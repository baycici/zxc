==> flow/design.v <==
module mac_row (
    clk, reset, execute, load, a_select,
    nzero_weights_flat, w_indexes_flat,
    in_activation_flat, in_psum_flat, act_index_flat,
    final_psum_flat, load_out
);
    parameter nz = 8;
    parameter bw = 4;
    parameter psum_bw = 20;
    parameter ncol = 2;
    parameter col = 4;
    input clk, reset, execute, load, a_select;
    input [nz*bw-1:0] nzero_weights_flat;    
    input [nz*2-1:0] w_indexes_flat;         
    input [2*bw-1:0] in_activation_flat;     
    input [col*psum_bw-1:0] in_psum_flat;    
    input [2*2-1:0] act_index_flat;          
    output [col*psum_bw-1:0] final_psum_flat;
    output load_out;
    reg [psum_bw-1:0] int_psum [0:col-1];
    reg [psum_bw-1:0] final_psum [0:col-1];
    reg [psum_bw-1:0] temp_psum [0:col-1];
    wire [psum_bw-1:0] in_psum [0:col-1];
    wire [psum_bw-1:0] out_psum_wire [0:ncol-1];
    wire [1:0]         w_index_out_wire [0:ncol-1];
    reg load_q, execute_q;
    assign load_out = load_q;
    integer i;
    generate
        genvar idx;
        for (idx = 0; idx < col; idx = idx + 1) begin : UNPACK_PSUM
            assign in_psum[idx] = in_psum_flat[psum_bw*idx +: psum_bw];
            assign final_psum_flat[psum_bw*idx +: psum_bw] = final_psum[idx];
        end
    endgenerate
    always @(*) begin
        for (i = 0; i < col; i = i + 1)
            temp_psum[i] = int_psum[i];
        for (i = 0; i < ncol; i = i + 1)
            temp_psum[w_index_out_wire[i]] = temp_psum[w_index_out_wire[i]] + out_psum_wire[i];
    end       
  always @(*) begin
    for (i = 0; i < col; i = i + 1)
        final_psum[i] = int_psum[i];
    end
    always @(posedge clk) begin
        execute_q <= execute;
        load_q <= load;
        if (reset) begin
            for (i = 0; i < col; i = i + 1) begin
                int_psum[i] <= 0;
            end
        end else if (execute_q) begin
            if (load_q) begin
                for (i = 0; i < col; i = i + 1)
                    int_psum[i] <= in_psum[i];
            end else begin
                for (i = 0; i < col; i = i + 1)
                    int_psum[i] <= temp_psum[i];
            end
        end
    end                 
    generate
        genvar tile;
        for (tile = 0; tile < ncol; tile = tile + 1) begin : col_num
            localparam integer slice_start = tile * col;
            wire [bw*col-1:0] in_weight_slice;
            wire [2*col-1:0]  w_index_slice;
            assign in_weight_slice = nzero_weights_flat[(slice_start*bw) +: (col*bw)];
            assign w_index_slice   = w_indexes_flat[(slice_start*2) +: (col*2)];
            mac_tile_wrapper #(
                .bw(bw),
                .psum_bw(psum_bw),
                .depth(col)
            ) mac_tile_instance (
                .clk(clk),
                .reset(reset),
                .execute(execute_q),
                .a_select(a_select),
                .in_activation_flat(in_activation_flat),
                .in_weight_flat(in_weight_slice),
                .a_index_flat(act_index_flat),
                .w_index_flat(w_index_slice),
                .out_psum(out_psum_wire[tile]),         
                .w_index_out(w_index_out_wire[tile])    
            );
        end
    endgenerate
endmodule
module mac_tile_wrapper (
    clk,
    reset,
    execute,
    a_select,
    in_activation_flat,
    in_weight_flat,
    a_index_flat,
    w_index_flat,
    out_psum,
    w_index_out
);
    parameter bw = 4;
    parameter psum_bw = 16;
    parameter depth = 4;
    input clk;
    input reset;
    input execute;
    input a_select;
    input [2*bw-1:0] in_activation_flat;    
    input [depth*bw-1:0] in_weight_flat;    
    input [2*2-1:0] a_index_flat;            
    input [depth*2-1:0] w_index_flat;        
    output reg [psum_bw-1:0] out_psum;
    output [1:0] w_index_out;
    reg [bw-1:0] in_activation [0:1];
    reg [bw-1:0] in_weight [0:depth-1];
    reg [1:0] a_index [0:1];
    reg [1:0] w_index [0:depth-1];
    reg [bw-1:0] act_select, act_select_q;
    reg [1:0] act_select_index, act_select_index_q;
    reg [bw-1:0] select_w, select_w_q;
    reg [1:0] select_w_index, select_w_index_q;
    wire [psum_bw-1:0] product;
    integer i;
    always @(*) begin
        for (i = 0; i < 2; i = i + 1) begin
            in_activation[i] = in_activation_flat[bw*i +: bw];
            a_index[i] = a_index_flat[2*i +: 2];
        end
        for (i = 0; i < depth; i = i + 1) begin
            in_weight[i] = in_weight_flat[bw*i +: bw];
            w_index[i] = w_index_flat[2*i +: 2];
        end
    end
    always @(*) begin
        if (a_select) begin
            act_select = in_activation[1];
            act_select_index = a_index[1];
        end else begin
            act_select = in_activation[0];
            act_select_index = a_index[0];
        end
        select_w = in_weight[act_select_index];
        select_w_index = w_index[act_select_index];
    end
    assign product = act_select_q * select_w_q;
    assign w_index_out = select_w_index_q;
    always @(posedge clk) begin
        if (reset) begin
            out_psum <= 0;
            act_select_q <= 0;
            act_select_index_q <= 0;
            select_w_q <= 0;
            select_w_index_q <= 0;
        end else begin
            act_select_q <= act_select;
            act_select_index_q <= act_select_index;
            select_w_q <= select_w;
            select_w_index_q <= select_w_index;
            if (execute) begin
                out_psum <= product;
            end
        end
    end
endmodule
== From RTL to reports: mac_row ==
The steps from the RTL of mac_row to its reports follow in flow order.
Lines are those of the file above, counted from 1.
Operators: Yosys type, input widths -> output width; for muxes data width and select width s.
The mark -- stands for no value.
Inputs
  top: mac_row
  clock port: clk
  library: sky130hd
  timing corner: tt_025C_1v80

== Word-level counts ==
Source: Yosys, flattened and elaborated. Widths are those after wreduce. Registers that Yosys merges into a memory's read port (data or address) are not register bits. Print and check cells do not count. Equal cells are merged and count once.
Word-level totals
  memories: 0
  ROM bits: 0
  output and inout bits: 81
  bits in registers: 138
  word width x clocked read ports: 0
  latch bits: 0
  bits in writable memories: 0
Operators by class
  multiply operators: 2
  shift operators: 0
  equal/unequal tests: 9
  muxes and demuxes: 20
  reductions and logical operators: 11
  bitwise logic cells: 0
  divide/modulo/power cells: 0
  $add $sub $neg: 2
  $lt $le $gt $ge: 0
Operators by type and width (count)
  $pmux 20 s2: 8
  $pmux 20 s4: 2
  $mux 20: 4
  $mul 4x4->8: 2
  $add 20x20->20: 2
  $pmux 4 s4: 2
  $reduce_or 3->1: 8
  $pmux 2 s4: 2
  $eq 2x2->1 const B: 6
  $eq 2x1->1 const B: 3
  $logic_not 2->1: 3
  $mux 4: 1
  $mux 2: 1

== Depth ==
Longest topological path by Yosys (ltp), each cell counted once; first at word level (registers and memories cut), then after technology mapping (sequential cells cut; the memories' decode and read muxes count).
Depth
  depth after elaboration: 8
  ABC_AREA: 0
  depth in mapped cells: 28
  depth with buffers taken out: 23

== Mapped cells and area ==
Yosys stat after the flow's synthesis: flattened, memories mapped to cells. It holds for the ABC_AREA given above (unset counts as 0); a run with the other value may have another netlist.
Mapped netlist
  synthesis area: 10368.7 um^2
  flip-flops: 114
  buffers: 106
  cell count: 1313
Cell types
  sky130_fd_sc_hd__dfxtp_1: count 114, total area 2.28E+03 um^2
  sky130_fd_sc_hd__mux4_2: count 33, total area 743.213 um^2
  sky130_fd_sc_hd__nor2_1: count 158, total area 593.069 um^2
  sky130_fd_sc_hd__mux2i_1: count 59, total area 590.566 um^2
  sky130_fd_sc_hd__ha_1: count 41, total area 512.992 um^2
  sky130_fd_sc_hd__nand2_1: count 129, total area 484.214 um^2
  sky130_fd_sc_hd__a21oi_1: count 91, total area 455.437 um^2
  sky130_fd_sc_hd__xnor2_1: count 45, total area 394.128 um^2
  sky130_fd_sc_hd__a211oi_1: count 51, total area 382.867 um^2
  sky130_fd_sc_hd__o21ai_0: count 70, total area 350.336 um^2
  sky130_fd_sc_hd__clkbuf_1: count 80, total area 300.288 um^2
  sky130_fd_sc_hd__xor2_1: count 27, total area 236.477 um^2
  sky130_fd_sc_hd__fa_1: count 10, total area 200.192 um^2
  sky130_fd_sc_hd__and2_1: count 28, total area 175.168 um^2
  sky130_fd_sc_hd__nor3_1: count 27, total area 135.13 um^2
  sky130_fd_sc_hd__o211ai_1: count 18, total area 135.13 um^2
  sky130_fd_sc_hd__nor2b_1: count 21, total area 131.376 um^2
  sky130_fd_sc_hd__a22oi_1: count 15, total area 112.608 um^2
Other cell types: 71; their cells: 296.
By module: a second synthesis without flattening, with its own total; a netlist apart from the flattened one above.
Second synthesis, totals
  cells (unflattened synthesis): 1426
  area total of the unflattened synthesis: 11060.6 um^2
Rows give one instance, submodules left out.
Modules
  mac_row: area 7985.2 um^2, times used 1, cells 1072, seq. area 1641.6 um^2
  mac_tile_wrapper: area 1537.7 um^2, times used 2, cells 177, seq. area 360.3 um^2

== Path before layout ==
OpenSTA on the mapped netlist: ideal clock, no wires. The path of least setup slack (recovery checks aside). Input and output delay are each 20% of the period. Register names are those of the netlist, which keeps one name where synthesis merged equal registers.
Path after synthesis
  kind: register to register
  start point: register col_num[0].mac_tile_instance.select_w_index_q[0]
  end point: register int_psum[0][16]
  delay of the path: 5.791 ns
  clock period: 6.01 ns
  time at the first pin: 0.000 ns
  stages on the path: 23
  setup time: 0.134 ns
  required time: 5.876 ns
  setup slack: 0.219 ns
  path buffers: 5
  arrival: 5.657 ns
  period reached after synthesis: 5.791 ns
"delay of the path" is the arrival time less input delay plus setup time.
"stages on the path" counts driving pins, that of a launching flip-flop among them; a cell with two outputs on the path counts twice.
"period reached after synthesis" is the clock period less the worst setup slack; recovery checks do not enter. This is arithmetic on one report: input and output delays are still those of the set period (20% each).
Between the ends stands the longest chain of elaborated cells between them, by number of cells; it is not shown to be the way that was timed. Of several equally long chains one is given.
A line is the first line of the expression or statement that the cell stems from. Yosys adds cells for indexed reads and writes and turns some case tables into memories.
A register here has more assigning lines than the two given.
On the way, after synthesis
  path through: sky130_fd_sc_hd__dfxtp_1 sky130_fd_sc_hd__buf_6 sky130_fd_sc_hd__buf_4 sky130_fd_sc_hd__buf_4 sky130_fd_sc_hd__buf_1 sky130_fd_sc_hd__mux4_2 sky130_fd_sc_hd__ha_1 sky130_fd_sc_hd__a21o_1 sky130_fd_sc_hd__a21o_1 sky130_fd_sc_hd__or2_2 sky130_fd_sc_hd__a31oi_1 sky130_fd_sc_hd__xor2_1 sky130_fd_sc_hd__o21ai_0 sky130_fd_sc_hd__mux4_2 sky130_fd_sc_hd__ha_1 sky130_fd_sc_hd__nor2_1 sky130_fd_sc_hd__or3_1 sky130_fd_sc_hd__nor2_1 sky130_fd_sc_hd__nand3_2 sky130_fd_sc_hd__or2_1 sky130_fd_sc_hd__buf_2 sky130_fd_sc_hd__o311ai_1 sky130_fd_sc_hd__a21oi_1
  length of the longest elaborated chain: 8
  elaborated cells between the ends (all ways): 18
  source lines of those cells: 2
  classes of those cells: 2 x add/sub; 3 x eq/ne; 8 x mux; 5 x reduce/logical
Ends and longest elaborated chain, after synthesis
  start, declared: RTL line 122  | reg [1:0] select_w_index, select_w_index_q;
  start, assigned: RTL line 154  | select_w_index_q <= 0;
  start, assigned: RTL line 159  | select_w_index_q <= select_w_index;
  $eq 2x2->1: RTL line 40  | temp_psum[w_index_out_wire[i]] = temp_psum[w_index_out_wire[i]] + out_psum_wire[i];
  $pmux 20 s4: RTL line 40
  $add 20x20->20: RTL line 40
  $pmux 20 s2: RTL line 40
  $pmux 20 s4: RTL line 40
  $add 20x20->20: RTL line 40
  $pmux 20 s2: RTL line 40
  $mux 20: RTL line 54  | if (load_q) begin
  end, assigned: RTL line 56  | int_psum[i] <= in_psum[i];
  end, assigned: RTL line 59  | int_psum[i] <= temp_psum[i];
  end, declared: RTL line 20  | reg [psum_bw-1:0] int_psum [0:col-1];

== Path in the finished layout ==
From the final timing report of record 2: the path of least setup slack in the routed layout; clock arrival at registers is part of the times.
Path after layout
  kind: register to register
  start point: register col_num[0].mac_tile_instance.select_w_index_q[0]
  end point: register int_psum[3][16]
  stages on the path: 19
  path buffers: 1
  required time: 3.86 ns
  clock period: 3.55 ns
  setup slack: -1.34 ns
  arrival: 5.20 ns
  setup time: 0.14 ns
  time at the first pin: 0.45 ns
Between the ends stands the longest chain of elaborated cells between them, by number of cells; it is not shown to be the way that was timed. Of several equally long chains one is given.
A register here has more assigning lines than the two given.
On the way, after layout
  path through: sky130_fd_sc_hd__dfxtp_4 sky130_fd_sc_hd__mux4_2 sky130_fd_sc_hd__ha_4 sky130_fd_sc_hd__a21o_1 sky130_fd_sc_hd__a21o_1 sky130_fd_sc_hd__or2_4 sky130_fd_sc_hd__buf_12 sky130_fd_sc_hd__a31oi_4 sky130_fd_sc_hd__xor2_4 sky130_fd_sc_hd__o21ai_2 sky130_fd_sc_hd__mux4_2 sky130_fd_sc_hd__ha_4 sky130_fd_sc_hd__nor2_2 sky130_fd_sc_hd__or3_4 sky130_fd_sc_hd__nor2_4 sky130_fd_sc_hd__nand3_4 sky130_fd_sc_hd__nor3b_4 sky130_fd_sc_hd__mux2i_1 sky130_fd_sc_hd__a21oi_1
  length of the longest elaborated chain: 8
  elaborated cells between the ends (all ways): 18
  source lines of those cells: 2
  classes of those cells: 2 x add/sub; 3 x eq/ne; 8 x mux; 5 x reduce/logical
Ends and longest elaborated chain, after layout
  start, declared: RTL line 122  | reg [1:0] select_w_index, select_w_index_q;
  start, assigned: RTL line 154  | select_w_index_q <= 0;
  start, assigned: RTL line 159  | select_w_index_q <= select_w_index;
  $eq 2x2->1: RTL line 40  | temp_psum[w_index_out_wire[i]] = temp_psum[w_index_out_wire[i]] + out_psum_wire[i];
  $pmux 20 s4: RTL line 40
  $add 20x20->20: RTL line 40
  $pmux 20 s2: RTL line 40
  $pmux 20 s4: RTL line 40
  $add 20x20->20: RTL line 40
  $pmux 20 s2: RTL line 40
  $mux 20: RTL line 54  | if (load_q) begin
  end, assigned: RTL line 56  | int_psum[i] <= in_psum[i];
  end, assigned: RTL line 59  | int_psum[i] <= temp_psum[i];
  end, declared: RTL line 20  | reg [psum_bw-1:0] int_psum [0:col-1];

Lab notebook: mac_row

Measured results for mac_row: 2 stored runs of the Yosys and OpenROAD flow on sky130hd. The settings differ; the order carries no meaning. The constraints put input and output delay at 20% of the set period each and load the outputs with 0.01 pF.
"achieved clock period (ns)" means the clock period less the worst setup slack. The figure is calculated, with input and output delays left at 20% of the set period.
"finish__power__total": no workload was simulated; the value follows from the tool's default switching activity.

Flow files of record 1
==> flow/run.sh <==
#!/bin/bash
# the make line also repeats the synthesis and layout settings of config.mk as NAME=value (left out here)
make -C /OpenROAD-flow-scripts/flow DESIGN_CONFIG=/design/flow/config.mk WORK_HOME=/design/flow/orfs CLKGATE_MAP_FILE= finish
==> flow/config.mk <==
export PLATFORM = sky130hd
export DESIGN_NAME = mac_row
export DESIGN_NICKNAME = mac_row
export VERILOG_FILES = /design/flow/design.v
export SDC_FILE = /design/flow/constraint.sdc
export NUM_CORES = 4
export LEC_CHECK = 0
export CAP_MARGIN = 10
export CELL_PAD_IN_SITES_GLOBAL_PLACEMENT = 2
export CORE_ASPECT_RATIO = 0.84
export CORE_MARGIN = 2
export CORE_UTILIZATION = 45
export CTS_CLUSTER_DIAMETER = 285
export GPL_TIMING_DRIVEN = 0
export PLACE_DENSITY_LB_ADDON = 0.28
export SLEW_MARGIN = 20
==> flow/constraint.sdc <==
create_clock -name core_clock -period 7.91 [get_ports {clk}]
set_input_delay 1.5820 -clock core_clock [delete_from_list [all_inputs] [get_ports {clk}]]
set_output_delay 1.5820 -clock core_clock [all_outputs]
set_load 0.01 [all_outputs]

report of record 1: did not finish, place, FLW-0024

Flow files of record 2
==> flow/run.sh <==
#!/bin/bash
# the make line also repeats the synthesis and layout settings of config.mk as NAME=value (left out here)
make -C /OpenROAD-flow-scripts/flow DESIGN_CONFIG=/design/flow/config.mk WORK_HOME=/design/flow/orfs CLKGATE_MAP_FILE= finish
==> flow/config.mk <==
export PLATFORM = sky130hd
export DESIGN_NAME = mac_row
export DESIGN_NICKNAME = mac_row
export VERILOG_FILES = /design/flow/design.v
export SDC_FILE = /design/flow/constraint.sdc
export NUM_CORES = 4
export LEC_CHECK = 0
export ABC_AREA = 0
export CAP_MARGIN = 20
export CELL_PAD_IN_SITES_DETAIL_PLACEMENT = 2
export CELL_PAD_IN_SITES_GLOBAL_PLACEMENT = 0
export CORE_MARGIN = 2
export CORE_UTILIZATION = 18
export CTS_CLUSTER_SIZE = 50
export GPL_ROUTABILITY_DRIVEN = 1
export HOLD_SLACK_MARGIN = 0.09
export PLACE_DENSITY_LB_ADDON = 0.11
export SLEW_MARGIN = 20
==> flow/constraint.sdc <==
create_clock -name core_clock -period 3.55 [get_ports {clk}]
set_input_delay 0.7100 -clock core_clock [delete_from_list [all_inputs] [get_ports {clk}]]
set_output_delay 0.7100 -clock core_clock [all_outputs]
set_load 0.01 [all_outputs]

report of record 2
yosys chip area after synthesis (um^2): 10368.7
finish__design__die__area: 59540.9
finish__design__instance__area__stdcell: 17409.2
finish__timing__setup__ws: -1.337
finish__timing__setup__tns: -71.634
finish__power__total: 5.908e-03
achieved clock period (ns): 4.887
