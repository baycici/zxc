==> flow/design.v <==
module DP1M4 #(
  parameter bw       = 4,
  parameter psum_bw  = 20,
  parameter nnz      = 2,
  parameter n        = 4
) (
  input  wire                   clk,
  input  wire                   reset,
  input  wire                   load,
  input  wire                   execute,
  input  wire                   a_select,
  input  wire [nnz*bw-1:0]      weights_flat,
  input  wire [n-1:0]           w_index,
  input  wire [2*bw-1:0]        activation_flat,
  input  wire [3:0]             activation_index_flat,
  input  wire [psum_bw-1:0]     psum_in,
  output reg  [psum_bw-1:0]     psum_out
);
  wire [bw-1:0]   activation    [0:1];
  wire [1:0]      activation_i  [0:1];
  assign activation   [0] = activation_flat[bw-1:0];
  assign activation   [1] = activation_flat[2*bw-1:bw];
  assign activation_i [0] = activation_index_flat[1:0];
  assign activation_i [1] = activation_index_flat[3:2];
  wire [bw-1:0] act_val   = a_select ? activation[1]    : activation[0];
  wire [1:0]    act_index = a_select ? activation_i[1]  : activation_i[0];
  reg  [1:0]    w_indexes [0:nnz-1];
  integer       p;
  reg  [1:0]    j;
  always @(*) begin
    for (p = 0; p < nnz; p = p + 1)
      w_indexes[p] = 2'b00;
    j = 0;
    for (p = 0; p < n; p = p + 1) begin
      if (w_index[p]) begin
        if (j < nnz) begin
          w_indexes[j] = p[1:0];
          j = j + 1;
        end
      end
    end
  end
  wire        hit      = (act_index == w_indexes[0]) || (act_index == w_indexes[1]);
  wire [bw-1:0] w0      = weights_flat[bw-1:0];
  wire [bw-1:0] w1      = weights_flat[2*bw-1:bw];
  wire [bw-1:0] weight_sel = hit
                             ? (act_index == w_indexes[0] ? w0 : w1)
                             : {bw{1'b0}};
  always @(posedge clk or posedge reset) begin
    if (reset) begin
      psum_out <= {psum_bw{1'b0}};
    end else if (execute && load) begin
      psum_out <= psum_in;
    end else if (execute && !load && hit) begin
      psum_out <= psum_out + weight_sel * act_val;
    end
  end
endmodule
module DP1M4_row #(
  parameter bw      = 4,
  parameter psum_bw = 20,
  parameter nnz     = 2,
  parameter n       = 4,
  parameter M       = 4
) (
  input  wire                   clk,
  input  wire                   reset,
  input  wire                   load,
  input  wire                   execute,
  input  wire [2*bw-1:0]        activation_flat,
  input  wire [M-1:0]           a_select,                    
  input  wire [M*nnz*bw-1:0]    weights_flat,                
  input  wire [M*n-1:0]         w_index,                     
  input  wire [M*4-1:0]         activation_index_flat,       
  input  wire [M*psum_bw-1:0]   psum_in,                     
  output wire [M*psum_bw-1:0]   psum_out                     
);
  localparam int W_STRIDE = nnz*bw;
  genvar i;
  generate
    for (i = 0; i < M; i = i + 1) begin : GEN_DP
      DP1M4 #(
        .bw      (bw),
        .psum_bw (psum_bw),
        .nnz     (nnz),
        .n       (n)
      ) dp_inst (
        .clk             (clk),
        .reset           (reset),
        .load            (load),
        .execute         (execute),
        .activation_flat (activation_flat),
        .a_select         (a_select[i]),
        .weights_flat     (weights_flat[(i+1)*W_STRIDE-1 : i*W_STRIDE]),
        .w_index          (w_index   [(i+1)*n-1      : i*n]),
        .activation_index_flat(activation_index_flat[(i+1)*4-1 : i*4]),
        .psum_in          (psum_in   [(i+1)*psum_bw-1 : i*psum_bw]),
        .psum_out         (psum_out  [(i+1)*psum_bw-1 : i*psum_bw])
      );
    end
  endgenerate
endmodule
### Reports on DP1M4_row

Tool output for the design above, in the order of the flow.
Line numbers count from 1 in the design file above.
Operators carry their Yosys type and port widths (W data, S select, Z words).
Library cell names are shortened.
Not given: n/a

| design | value |
|---|---|
| top module | DP1M4_row |
| clock input | clk |
| cell library | sky130hd |
| timing corner | tt_025C_1v80 |

### Elaborated design

Counts by Yosys on the flattened word-level netlist (proc, flatten, opt, wreduce). Print and check cells are left out. Cells with the same type and inputs are merged into one.

| cells by class | value |
|---|---|
| equality and inequality tests | 8 |
| reduce/logical cells | 15 |
| multiply operators | 4 |
| multiplexer cells | 116 |
| bitwise logic cells | 12 |
| magnitude comparators | 12 |
| add/sub/neg operators | 12 |

Operator list:

| cell | number |
|---|---|
| $mux W20 | 8 |
| $mux W2 | 68 |
| $mul A4 B4 Y8 | 4 |
| $pmux W2 S2 | 24 |
| $add A20 B20 Y20 | 4 |
| $mux W4 | 12 |
| $lt A2 B2 Y1 const B | 12 |
| $add A2 B1 Y2 const B | 8 |
| $eq A2 B2 Y1 | 8 |
| $not A1 Y1 | 12 |
| $reduce_bool A2 Y1 | 4 |
| $logic_and A1 B1 Y1 | 6 |
| $logic_or A1 B1 Y1 | 4 |
| $mux W1 | 4 |
| $logic_not A1 Y1 | 1 |

| word-level totals | value |
|---|---|
| elaborated cells | 183 |
| input bits | 160 |
| output and inout bits | 80 |
| register bits after elaboration | 80 |

### Longest topological paths

Yosys ltp: most cells in a row. Word level: on the elaborated netlist, between registers, memories and ports. Mapped: between sequential cells and ports; inverters and the memories' decode and read muxes count.

| logic depth | value |
|---|---|
| depth in word-level cells | 18 |
| ABC_AREA | 1 |
| depth in mapped cells | 35 |
| gate-level depth less buffers | 35 |

### Netlist

Source: synth_stat.txt of the flow (Yosys; design flattened, memories mapped). It holds for the ABC_AREA given above (unset counts as 0); a run with the other value may have another netlist.

Cells by type:

| cell type | number | total area (µm²) |
|---|---|---|
| nand2_1 | 725 | 2721.36 |
| dfrtp_1 | 80 | 2001.92 |
| ha_1 | 100 | 1251.2 |
| nand3_1 | 226 | 1.13E+03 |
| inv_1 | 222 | 833.299 |
| nor2_1 | 122 | 457.939 |
| fa_1 | 20 | 400.384 |
| o21ai_0 | 48 | 240.23 |
| xnor2_1 | 14 | 122.618 |
| buf_6 | 10 | 112.608 |
| nand4_1 | 18 | 112.608 |
| or2_2 | 17 | 106.352 |
| nand2_4 | 9 | 101.347 |
| nand2_2 | 16 | 100.096 |
| a21oi_1 | 18 | 90.086 |
| xor2_1 | 10 | 87.584 |
| nor3_1 | 15 | 75.072 |
| nand3b_1 | 8 | 60.058 |

Not listed: further types 24, cells in them 77.

| mapped netlist | value |
|---|---|
| area of sequential cells | 2001.9 µm² |
| buffers | 41 |
| cell count | 1755 |
| flip-flop cells | 80 |
| mapped area | 10518.8 µm² |

### Path before layout

Path of least setup slack by OpenSTA after synthesis, without wires, with an ideal clock, recovery checks aside; 20% of the period is set as input and as output delay. Where synthesis merged equal registers, the netlist keeps one of their names.

| path post-synthesis | value |
|---|---|
| kind | input -> register |
| start point | input port w_index[0] |
| end point | register GEN_DP[0].dp_inst.psum_out[8] |
| data arrival time | 6.216 ns |
| stages on the path | 26 |
| period | 9.53 ns |
| launch time at the first pin | 1.906 ns |
| path buffers | 0 |
| path slack | 3.197 ns |
| delay of the path | 4.426 ns |
| period reached after synthesis | 6.333 ns |

"delay of the path" is the arrival time less input delay plus setup time.
"stages on the path" counts driving pins, that of a launching flip-flop among them; a cell with two outputs on the path counts twice.
"period reached after synthesis" = period - worst setup slack (recovery checks aside). The figure is calculated, with input and output delays left at 20% of the set period.
Between the ends stands the longest chain of elaborated cells between them, by number of cells; it is not shown to be the way that was timed. Of several equally long chains one is given.
A line is the first line of the expression or statement that the cell stems from. Yosys adds cells for indexed reads and writes and turns some case tables into memories.
At most two assigning lines are given for a register; there are more.

| on the way, post-synthesis | value |
|---|---|
| cell sequence | inv_1 -> ha_1 -> nor2_2 -> nand3_2 -> nand2_4 -> xor2_4 -> nand2_4 -> nand2_4 -> nand3_1 -> fa_1 -> inv_1 -> fa_1 -> inv_1 -> fa_1 -> o221ai_1 -> xor2_1 -> ha_1 -> nand2_1 -> nor2_1 -> nor2_1 -> nand2_1 -> or2_2 -> nand3_1 -> nand2_1 -> nand2_2 -> nand2_1 |
| cells in the longest elaborated chain | 18 |
| elaborated cells between the ends (all ways) | 42 |
| classes of those cells | add/sub: 3; mul: 1; compare: 3; eq/ne: 2; mux: 27; logic: 3; reduce/logical: 3 |

Ends and longest elaborated chain, post-synthesis:

| item | RTL line | text |
|---|---|---|
| start: declaration | 73 | `input  wire [M*n-1:0]         w_index,` |
| $mux W1 | 35 | `if (w_index[p]) begin` |
| $add A2 B1 Y2 | 38 | `j = j + 1;` |
| $mux W2 | 36 | `if (j < nnz) begin` |
| $mux W2 | 35 |  |
| $add A2 B1 Y2 | 38 |  |
| $mux W2 | 36 |  |
| $mux W2 | 35 |  |
| (+4 left out) | n/a |  |
| $eq A2 B2 Y1 | 47 | `? (act_index == w_indexes[0] ? w0 : w1)` |
| $mux W4 | 47 |  |
| $mux W4 | 46 | `wire [bw-1:0] weight_sel = hit` |
| $mul A4 B4 Y8 | 55 | `psum_out <= psum_out + weight_sel * act_val;` |
| $add A20 B20 Y20 | 55 |  |
| $mux W20 | 54 | `end else if (execute && !load && hit) begin` |
| $mux W20 | 52 | `end else if (execute && load) begin` |
| end: assignment | 53 | `psum_out <= psum_in;` |
| end: assignment | 55 |  |
| end: declaration | 17 | `output reg  [psum_bw-1:0]     psum_out` |

### Timing after layout

From the final timing report of run A: the path of least setup slack in the routed layout; clock arrival at registers is part of the times.

| path after layout | value |
|---|---|
| kind | input -> register |
| start point | input port w_index[4] |
| end point | register GEN_DP[1].dp_inst.psum_out[17] |
| stages on the path | 29 |
| period | 8.49 ns |
| path slack | 1.58 ns |
| data arrival time | 7.17 ns |
| launch time at the first pin | 1.70 ns |
| path buffers | 1 |

Between the ends stands the longest chain of elaborated cells between them, by number of cells; it is not shown to be the way that was timed. Of several equally long chains one is given.
At most two assigning lines are given for a register; there are more.

| on the way, after layout | value |
|---|---|
| cell sequence | clkdlybuf4s50_1 -> inv_1 -> ha_1 -> nor2_1 -> nand3_1 -> nand2_1 -> nand2_1 -> nand2_1 -> nand3_4 -> o21ai_0 -> nand3_1 -> fa_1 -> inv_1 -> fa_1 -> inv_1 -> fa_1 -> o221ai_1 -> xor2_1 -> ha_1 -> nand2_1 -> nand2_1 -> a21boi_0 -> nand3_1 -> nand2_1 -> nand2_1 -> nand3_1 -> nand2_1 -> nand2_1 -> nand2_1 |
| cells in the longest elaborated chain | 18 |
| elaborated cells between the ends (all ways) | 42 |
| classes of those cells | add/sub: 3; mul: 1; compare: 3; eq/ne: 2; mux: 27; logic: 3; reduce/logical: 3 |

Ends and longest elaborated chain, after layout:

| item | RTL line | text |
|---|---|---|
| start: declaration | 73 | `input  wire [M*n-1:0]         w_index,` |
| $mux W1 | 35 | `if (w_index[p]) begin` |
| $add A2 B1 Y2 | 38 | `j = j + 1;` |
| $mux W2 | 36 | `if (j < nnz) begin` |
| $mux W2 | 35 |  |
| $add A2 B1 Y2 | 38 |  |
| $mux W2 | 36 |  |
| $mux W2 | 35 |  |
| (+4 left out) | n/a |  |
| $eq A2 B2 Y1 | 47 | `? (act_index == w_indexes[0] ? w0 : w1)` |
| $mux W4 | 47 |  |
| $mux W4 | 46 | `wire [bw-1:0] weight_sel = hit` |
| $mul A4 B4 Y8 | 55 | `psum_out <= psum_out + weight_sel * act_val;` |
| $add A20 B20 Y20 | 55 |  |
| $mux W20 | 54 | `end else if (execute && !load && hit) begin` |
| $mux W20 | 52 | `end else if (execute && load) begin` |
| end: assignment | 53 | `psum_out <= psum_in;` |
| end: assignment | 55 |  |
| end: declaration | 17 | `output reg  [psum_bw-1:0]     psum_out` |

Wiki page: DP1M4_row / flow data

Measured data: module DP1M4_row, platform sky130hd, 2 stored runs of the flow under differing settings, order arbitrary. Input and output delays are each 20% of the period that was set; the output load is 0.01 pF.
"power consumption" is the tool's figure for a default switching activity; nothing was simulated.
Among the settings, . means not set for that run.

| run name | period_ns | CORE_UTILIZATION | SETUP_SLACK_MARGIN | PLACE_DENSITY_LB_ADDON | CORE_ASPECT_RATIO | CORE_MARGIN | CELL_PAD_IN_SITES_DETAIL_PLACEMENT | ABC_AREA | CTS_CLUSTER_SIZE | CTS_CLUSTER_DIAMETER | CAP_MARGIN | SLEW_MARGIN | area of the synthesized netlist (µm²) | power consumption (W) | setup slack of the worst path (ns) | worst hold slack (ns) | area inside the die boundary (µm²) | post-layout utilization (%) | total negative slack on setup checks (ns) |
|---|---|---|---|---|---|---|---|---|---|---|---|---|---|---|---|---|---|---|---|
| run A | 8.49 | 45 | -0.57 | 0.04 | 0.58 | 6 | 0 | 1 | 31 | 181 | 10 | 20 | 10518.8 | 0.002656 | 1.580 | 0.523 | 27325.2 | 58.6 | 0.000 |
| run B | 7.83 | 40 | . | . | . | 2 | . | . | . | . | 20 | 20 | 8749.6 | 0.002858 | 0.327 | 0.523 | 23073.6 | 56.1 | 0.000 |
